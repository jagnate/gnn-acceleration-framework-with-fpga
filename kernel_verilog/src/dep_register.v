==> flow/design.v <==
`default_nettype none
module dep_register (
  input wire                                    clk                 ,
  input wire                                    reset               ,
  input wire                                    A_ok                ,
  input wire                                    inst_A_wait_B       ,
  input wire                                    B_state_done        ,
  input wire                                    inst_B_release_A    ,
  output reg [32 -1:0]                          A_after_B_r  
);
wire            A_after_B_P;
wire            A_after_B_V;
assign A_after_B_P  = A_ok & inst_A_wait_B; 
assign A_after_B_V  = B_state_done & inst_B_release_A;
always @(posedge clk) begin
    if (reset) begin
        A_after_B_r <= 0;
    end else if (A_after_B_P & A_after_B_V) begin  
        A_after_B_r <= A_after_B_r;
    end else if (A_after_B_P) begin      
        A_after_B_r <= A_after_B_r - 1;
    end else if (A_after_B_V) begin      
        A_after_B_r <= A_after_B_r + 1;
    end else begin
        A_after_B_r <= A_after_B_r;
    end
end
endmodule
== Step by step through the tools: dep_register ==
Tool output for the design above, in the order of the flow.
Lines are those of the file above, counted from 1.
Operators: Yosys type, input widths -> output width; for muxes data width and select width s.
The mark - stands for no value.
Set-up
  top module: dep_register
  clock port: clk
  cell library: sky130hd
  corner: tt_025C_1v80

== Word-level counts ==
Yosys after proc, flatten, opt, wreduce and memory -nomap, before mapping. Memory bits, and registers merged into a memory's read port (data or address), are not among the register bits. Print and check cells are not counted. Equal cells are merged and count once.
Cells by class
  add/subtract/negate cells: 2
  muxes and demuxes: 2
  bitwise logic cells: 4
  reductions and logical operators: 2
Operator list (number)
  $mux 32: 2
  $add 32x1->32 const B: 1
  $sub 32x1->32 const B: 1
  $and 1x1->1: 3
  $reduce_and 2->1: 1
  $reduce_bool 2->1: 1
  $not 1->1: 1
Storage and ports
  register bits after elaboration: 32
  input bits: 6

== Longest topological paths ==
Longest topological path by Yosys (ltp), each cell counted once; first at word level (registers and memories cut), then after technology mapping (sequential cells cut; the memories' decode and read muxes count).
Depth
  depth in word-level cells: 4
  ABC_AREA: 0
  depth in mapped cells: 11
  depth with buffers taken out: 9

== Synthesis result ==
The flow's flattened synthesis, as Yosys stat reports it; memories are mapped. The netlist is that of the ABC_AREA named above (0 if unset); the other value can give another one.
The area totals of this step are shown rounded.
Synthesis totals
  standard cells after synthesis: 357
  mapped area: 2725 sq um
  flip-flops: 32
  buffer cells: 30
Cell types
  sky130_fd_sc_hd__dfxtp_1: number 32, total area 640.614 sq um
  sky130_fd_sc_hd__nor2_1: number 42, total area 157.651 sq um
  sky130_fd_sc_hd__nor4_1: number 20, total area 125.12 sq um
  sky130_fd_sc_hd__nand2_1: number 28, total area 105.101 sq um
  sky130_fd_sc_hd__xnor2_1: number 12, total area 105.101 sq um
  sky130_fd_sc_hd__nand4_1: number 15, total area 93.84 sq um
  sky130_fd_sc_hd__nand3_1: number 18, total area 90.086 sq um
  sky130_fd_sc_hd__nor3_1: number 18, total area 90.086 sq um
  sky130_fd_sc_hd__mux2i_1: number 8, total area 80.077 sq um
  sky130_fd_sc_hd__xor2_1: number 9, total area 78.826 sq um
  sky130_fd_sc_hd__buf_2: number 13, total area 65.062 sq um
  sky130_fd_sc_hd__nor4_4: number 3, total area 63.811 sq um
  sky130_fd_sc_hd__a21oi_1: number 11, total area 55.053 sq um
  sky130_fd_sc_hd__o21ai_0: number 10, total area 50.048 sq um
  sky130_fd_sc_hd__and2_1: number 7, total area 43.792 sq um
  sky130_fd_sc_hd__a31oi_1: number 6, total area 37.536 sq um
  sky130_fd_sc_hd__buf_4: number 5, total area 37.536 sq um
  sky130_fd_sc_hd__or4_1: number 5, total area 37.536 sq um
Not listed: further types 53, cells in them 95.

== Timing after synthesis ==
Source: OpenSTA report_checks on the synthesized netlist (no wires, ideal clock, input and output delay 20% of the period each), path of least setup slack; recovery checks are left aside. Register names are those of the netlist, which keeps one name where synthesis merged equal registers.
Timing post-synthesis
  path type: in2reg
  start: in A_ok
  end: reg A_after_B_r[24]
  clock period: 5.98 ns
  external input delay: 1.196 ns
  library setup time: 0.123 ns
  arrival time: 3.500 ns
  setup slack: 2.357 ns
  delay of the path: 2.427 ns
  stages on the path: 11
  path buffers: 2
  synthesis period reached: 3.623 ns
"delay of the path" = arrival - input delay + setup time.
"stages on the path" counts driving pins, that of a launching flip-flop among them; a cell with two outputs on the path counts twice.
"synthesis period reached" is the clock period less the worst setup slack; recovery checks do not enter. This is arithmetic on one report: input and output delays are still those of the set period (20% each).
Between the ends stands the longest chain of elaborated cells between them, by number of cells; it is not shown to be the way that was timed. Of several equally long chains one is given.
Each line given opens the expression or statement behind the cell; cells for indexed reads and writes are added by Yosys, which also makes memories of some case tables.
At most two assigning lines are given for a register; there are more.
On the way, post-synthesis
  path through: sky130_fd_sc_hd__nand2_1 sky130_fd_sc_hd__buf_2 sky130_fd_sc_hd__buf_1 sky130_fd_sc_hd__xnor2_1 sky130_fd_sc_hd__ha_1 sky130_fd_sc_hd__nand3_1 sky130_fd_sc_hd__nor3_1 sky130_fd_sc_hd__a21oi_1 sky130_fd_sc_hd__a21oi_1 sky130_fd_sc_hd__mux2i_1 sky130_fd_sc_hd__mux2_1
  cells in the longest elaborated chain: 4
  elaborated cells on any way between the ends: 6
  RTL lines with such cells: 3
Ends and longest elaborated chain, post-synthesis
  from (decl): RTL line 5  | input wire                                    A_ok                ,
  $and 1x1->1: RTL line 13  | assign A_after_B_P  = A_ok & inst_A_wait_B;
  $and 1x1->1: RTL line 18  | end else if (A_after_B_P & A_after_B_V) begin
  $not 1->1
  $reduce_and 2->1
  to (assign): RTL line 19  | A_after_B_r <= A_after_B_r;
  to (assign): RTL line 21  | A_after_B_r <= A_after_B_r - 1;
  to (decl): RTL line 9  | output reg [32 -1:0]                          A_after_B_r

== Worst path after layout ==
From the final timing report of run 1: the path of least setup slack in the routed layout; clock arrival at registers is part of the times.
Timing post-layout
  path type: reg2reg
  start: reg A_after_B_r[1]
  end: reg A_after_B_r[12]
  clock period: 1.96 ns
  library setup time: 0.11 ns
  arrival time: 2.29 ns
  setup slack: -0.14 ns
  stages on the path: 10
  path buffers: 1
Between the ends stands the longest chain of elaborated cells between them, by number of cells; it is not shown to be the way that was timed. Of several equally long chains one is given.
At most two assigning lines are given for a register; there are more.
On the way, post-layout
  path through: sky130_fd_sc_hd__dfxtp_4 sky130_fd_sc_hd__xnor2_4 sky130_fd_sc_hd__ha_4 sky130_fd_sc_hd__nor4_4 sky130_fd_sc_hd__buf_4 sky130_fd_sc_hd__a211oi_4 sky130_fd_sc_hd__or4b_4 sky130_fd_sc_hd__a21oi_2 sky130_fd_sc_hd__xnor2_1 sky130_fd_sc_hd__nor2_1
  cells in the longest elaborated chain: 3
  elaborated cells on any way between the ends: 4
  RTL lines with such cells: 4
Ends and longest elaborated chain, post-layout
  from (decl): RTL line 9  | output reg [32 -1:0]                          A_after_B_r
  from (assign): RTL line 19  | A_after_B_r <= A_after_B_r;
  from (assign): RTL line 21  | A_after_B_r <= A_after_B_r - 1;
  $add 32x1->32: RTL line 23  | A_after_B_r <= A_after_B_r + 1;
  $mux 32: RTL line 22  | end else if (A_after_B_V) begin
  $mux 32: RTL line 20  | end else if (A_after_B_P) begin
  to (assign): RTL line 19
  to (assign): RTL line 21
  to (decl): RTL line 9

Record of 2 stored runs of the RTL-to-layout flow on dep_register, platform sky130hd. The runs are unordered. Constraints: input delay and output delay 20% of the set period each, output load 0.01 pF.
By "achieved clock period" is meant the clock period of the run minus its worst setup slack. This is arithmetic on one report: input and output delays are still those of the set period (20% each).
"worst setup path time" = time allowed to the worst setup path (clock period - input delay - output delay, where it has them) - its slack; a late launch clock adds to it, a late capture clock takes from it.
"power" is the tool's figure for a default switching activity; nothing was simulated.
Measured values are rounded.

Run 1
==> flow/run.sh <==
#!/bin/bash
# the make line also repeats the synthesis and layout settings of config.mk as NAME=value (left out here)
make -C /OpenROAD-flow-scripts/flow DESIGN_CONFIG=/design/flow/config.mk WORK_HOME=/design/flow/orfs CLKGATE_MAP_FILE= finish
==> flow/config.mk <==
export PLATFORM = sky130hd
export DESIGN_NAME = dep_register
export DESIGN_NICKNAME = dep_register
export VERILOG_FILES = /design/flow/design.v
export SDC_FILE = /design/flow/constraint.sdc
export NUM_CORES = 4
export LEC_CHECK = 0
export ABC_AREA = 0
export CAP_MARGIN = 20
export CELL_PAD_IN_SITES_DETAIL_PLACEMENT = 0
export CORE_ASPECT_RATIO = 1.16
export CORE_MARGIN = 2
export CORE_UTILIZATION = 30
export HOLD_SLACK_MARGIN = 0.06
export MIN_ROUTING_LAYER = met1
export PLACE_DENSITY = 0.42
export SETUP_SLACK_MARGIN = -0.07
export SLEW_MARGIN = 25
==> flow/constraint.sdc <==
create_clock -name core_clock -period 1.96 [get_ports {clk}]
set_input_delay 0.3920 -clock core_clock [delete_from_list [all_inputs] [get_ports {clk}]]
set_output_delay 0.3920 -clock core_clock [all_outputs]
set_load 0.01 [all_outputs]

==> results of run 1 <==
chip area after synthesis (Yosys): 2,725 sq um
die area: 9,864 sq um
standard-cell area of the final layout: 4,418 sq um
utilization: 50.0%
worst setup slack after layout: -0.141 ns
total negative slack: -0.841 ns
worst hold slack: 0.569 ns
power: 2.861 mW
achieved clock period: 2.101 ns
worst setup path time: 2.10 ns
worst setup path kind: reg2reg

Run 2
==> flow/run.sh <==
#!/bin/bash
# the make line also repeats the synthesis and layout settings of config.mk as NAME=value (left out here)
make -C /OpenROAD-flow-scripts/flow DESIGN_CONFIG=/design/flow/config.mk WORK_HOME=/design/flow/orfs CLKGATE_MAP_FILE= finish
==> flow/config.mk <==
export PLATFORM = sky130hd
export DESIGN_NAME = dep_register
export DESIGN_NICKNAME = dep_register
export VERILOG_FILES = /design/flow/design.v
export SDC_FILE = /design/flow/constraint.sdc
export NUM_CORES = 4
export LEC_CHECK = 0
export CAP_MARGIN = 20
export CORE_ASPECT_RATIO = 0.58
export CORE_MARGIN = 5
export CORE_UTILIZATION = 21
export GPL_ROUTABILITY_DRIVEN = 1
export GPL_TIMING_DRIVEN = 0
export MAX_ROUTING_LAYER = met4
export PLACE_DENSITY_LB_ADDON = 0.0
export SETUP_SLACK_MARGIN = 0.5
export SLEW_MARGIN = 20
export TNS_END_PERCENT = 80
==> flow/constraint.sdc <==
create_clock -name core_clock -period 3.63 [get_ports {clk}]
set_input_delay 0.7260 -clock core_clock [delete_from_list [all_inputs] [get_ports {clk}]]
set_output_delay 0.7260 -clock core_clock [all_outputs]
set_load 0.01 [all_outputs]

==> results of run 2 <==
chip area after synthesis (Yosys): 2,725 sq um
die area: 15,440 sq um
standard-cell area of the final layout: 3,550 sq um
utilization: 28.2%
worst setup slack after layout: 0.663 ns
total negative slack: 0.000 ns
worst hold slack: 0.549 ns
power: 1.441 mW
achieved clock period: 2.967 ns
worst setup path time: 2.24 ns
worst setup path kind: in2reg
